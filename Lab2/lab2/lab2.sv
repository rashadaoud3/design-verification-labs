==> flow/design.v <==
module register_design(
input logic [15:0]wdata,
input logic sel,
input logic wr,
input logic clk,
input logic reset,
input logic [1:0] addr,
output logic [15:0] rdata
);
reg [15:0] mem [3:0];  
always_ff @ (posedge clk) begin
	if(reset)
		rdata <= 16'b0; 
	else if(sel && wr)
		mem[addr] <= wdata;
	else if(sel)
		rdata <= mem[addr];
end
endmodule
# From RTL to reports: register_design
# What the tools print for register_design, step after step.
# Line numbers count from 1 in the design file above.
# A cell with n/a has no value.
# design
design	register_design
clk_port	clk
cell_library	sky130hd
corner	tt_025C_1v80

# Word-level counts
# Counts by Yosys on the flattened word-level netlist (proc, flatten, opt, wreduce; memories kept). Register bits leave out memories and registers merged into their read ports (data or address); mux counts leave out enables and synchronous resets folded into registers. Print and check cells are left out. Cells with the same type and inputs are merged into one.
# Memory sizes are those after Yosys's memory passes, which may raise the word count (mostly to a power of two), join words into wider ones and drop unused or constant bits.
# op_classes
mux	6
logic	1
reduce_and_logical	2
# op_table
operator	n
2-to-1 mux 16 bit	2
2-to-1 mux 2 bit	2
AND reduction 2 bit	1
2-to-1 mux 1 bit	2
logical AND 1 bit	1
NOT 1 bit	1
# bits
reg_bits	0
ram_bits	64
clocked_rd_ports_x_width	16
n_memories	1
output_inout_bits	16
# memory_table
memory	words	width	rd	write_ports	line_no	rtl
mem	4	16	1	1	10	reg [15:0] mem [3:0];

# Depth
# Yosys ltp: most cells in a row. Word level: on the elaborated netlist, between registers, memories and ports. Mapped: between sequential cells and ports; inverters and the memories' decode and read muxes count.
# depth
depth_word	3
ABC_AREA	0
mapped_depth	5

# Synthesis result
# The flow's flattened synthesis, as Yosys stat reports it; memories are mapped. The netlist is that of the ABC_AREA named above (0 if unset); the other value can give another one.
# The area totals of this step are shown rounded.
# by_type
cell	n
sky130_fd_sc_hd__edfxtp_1	64
sky130_fd_sc_hd__dfxtp_1	16
sky130_fd_sc_hd__mux2i_1	32
sky130_fd_sc_hd__a21o_1	15
sky130_fd_sc_hd__o22ai_1	15
sky130_fd_sc_hd__buf_2	4
sky130_fd_sc_hd__buf_8	1
sky130_fd_sc_hd__nor3b_1	2
sky130_fd_sc_hd__buf_6	1
sky130_fd_sc_hd__nand4bb_1	1
sky130_fd_sc_hd__and4_2	1
sky130_fd_sc_hd__or4b_1	1
sky130_fd_sc_hd__a211o_1	1
sky130_fd_sc_hd__clkbuf_1	2
sky130_fd_sc_hd__nor2_1	2
sky130_fd_sc_hd__nor2b_1	1
sky130_fd_sc_hd__a21oi_1	1
sky130_fd_sc_hd__nor3_1	1
# Not listed: further types 3, cells in them 3.
# synth_totals
cells	164
mapped_area_um2	2913
ffs	80
buf_cells	9

# Worst setup path after synthesis
# Source: OpenSTA report_checks on the synthesized netlist (no wires, ideal clock, input and output delay 20% of the period each), path of least setup slack; recovery checks are left aside. Register names are those of the netlist, which keeps one name where synthesis merged equal registers.
# synth_path
path_kind	input port to flip-flop
start	input addr[0]
end	memory mem[1][0]
clock_period_ns	3.67
in_delay_ns	0.734
setup_ns	0.413
launch_ns	0.734
t_arrival_ns	2.625
path_slack_ns	0.632
delay_ns	2.304
stages	3
synth_period_reached_ns	3.038
# "delay_ns" = arrival - input delay + setup time.
# "stages" counts driving pins, that of a launching flip-flop among them; a cell with two outputs on the path counts twice.
# "synth_period_reached_ns" is the clock period less the worst setup slack; recovery checks do not enter. This is arithmetic on one report: input and output delays are still those of the set period (20% each).
# Between the ends stands the longest chain of elaborated cells between them, by number of cells; it is not shown to be the way that was timed. Of several equally long chains one is given.
# A line is the first line of the expression or statement that the cell stems from. Yosys adds cells for indexed reads and writes and turns some case tables into memories.
# synth_via
path_cell_list	sky130_fd_sc_hd__buf_2 -> sky130_fd_sc_hd__buf_1 -> sky130_fd_sc_hd__nor3b_1
elab_chain_len	2
cone_cells	2
cone_lines	2
# synth_lines
item	line_no	rtl
from (decl)	7	input logic [1:0] addr,
2-to-1 mux 2 bit	14	else if(sel && wr)
2-to-1 mux 2 bit	12	if(reset)
to (decl)	10	reg [15:0] mem [3:0];

# Timing after layout
# From the final timing report of run 1: the path of least setup slack in the routed layout; clock arrival at registers is part of the times.
# layout_path
path_kind	input port to flip-flop
start	input addr[1]
end	register rdata[15]
clock_period_ns	3.35
in_delay_ns	0.67
setup_ns	0.05
launch_ns	0.67
t_arrival_ns	2.50
path_slack_ns	1.13
stages	4
# layout_via
path_cell_list	sky130_fd_sc_hd__clkdlybuf4s50_1 -> sky130_fd_sc_hd__or4b_1 -> sky130_fd_sc_hd__o22ai_1 -> sky130_fd_sc_hd__a21o_1
# layout_lines
item	line_no	rtl
from (decl)	7	input logic [1:0] addr,
to (decl)	8	output logic [15:0] rdata
# Chain of elaborated cells between the ends: none given.

# 2 stored runs of register_design in the flow (synthesis by Yosys, layout by OpenROAD, sky130hd cells), in arbitrary order. Constraints: input delay and output delay 20% of the set period each, output load 0.01 pF.
# "achievedPeriod_ns" means the clock period less the worst setup slack. The figure is calculated, with input and output delays left at 20% of the set period.
# "timing.worst_path_ns": the worst setup path's part of the clock period (all of it between registers, 20% less for each end at a port) less its slack. A launch clock that arrives late makes it longer, a capture clock that arrives late makes it shorter.
# "power_total_uw": no workload was simulated; the value follows from the tool's default switching activity.
# Results are given in rounded form.
# Settings: n/a = not set for that run.
stored run	period_ns	CAP_MARGIN	CORE_MARGIN	CORE_UTILIZATION	SLEW_MARGIN	SETUP_SLACK_MARGIN	PLACE_DENSITY	HOLD_SLACK_MARGIN	CELL_PAD_IN_SITES_GLOBAL_PLACEMENT	CELL_PAD_IN_SITES_DETAIL_PLACEMENT	ABC_AREA	GPL_TIMING_DRIVEN	GPL_ROUTABILITY_DRIVEN	CTS_CLUSTER_SIZE	MIN_ROUTING_LAYER	MAX_ROUTING_LAYER	fin_hold_ws_ns	achievedPeriod_ns	ys_area_um2	worst_setup_slack_ns	finalCellArea_um2	timing.worst_path_ns	worstPathKind	finalUtil_pct	setupTns_ns	power_total_uw	die_area_um2
run 1	3.35	20	2	40	20	n/a	n/a	n/a	n/a	n/a	n/a	n/a	n/a	n/a	n/a	n/a	0.455	2.218	2913	1.132	3607	1.55	input port to flip-flop	50.5	0.000	1963	7981
run 2	3.18	20	2	43	20	0.94	0.74	0.03	3	1	1	0	1	76	met1	met5	0.516	2.117	3070	1.063	3871	1.48	input port to flip-flop	56.4	0.000	2146	7832
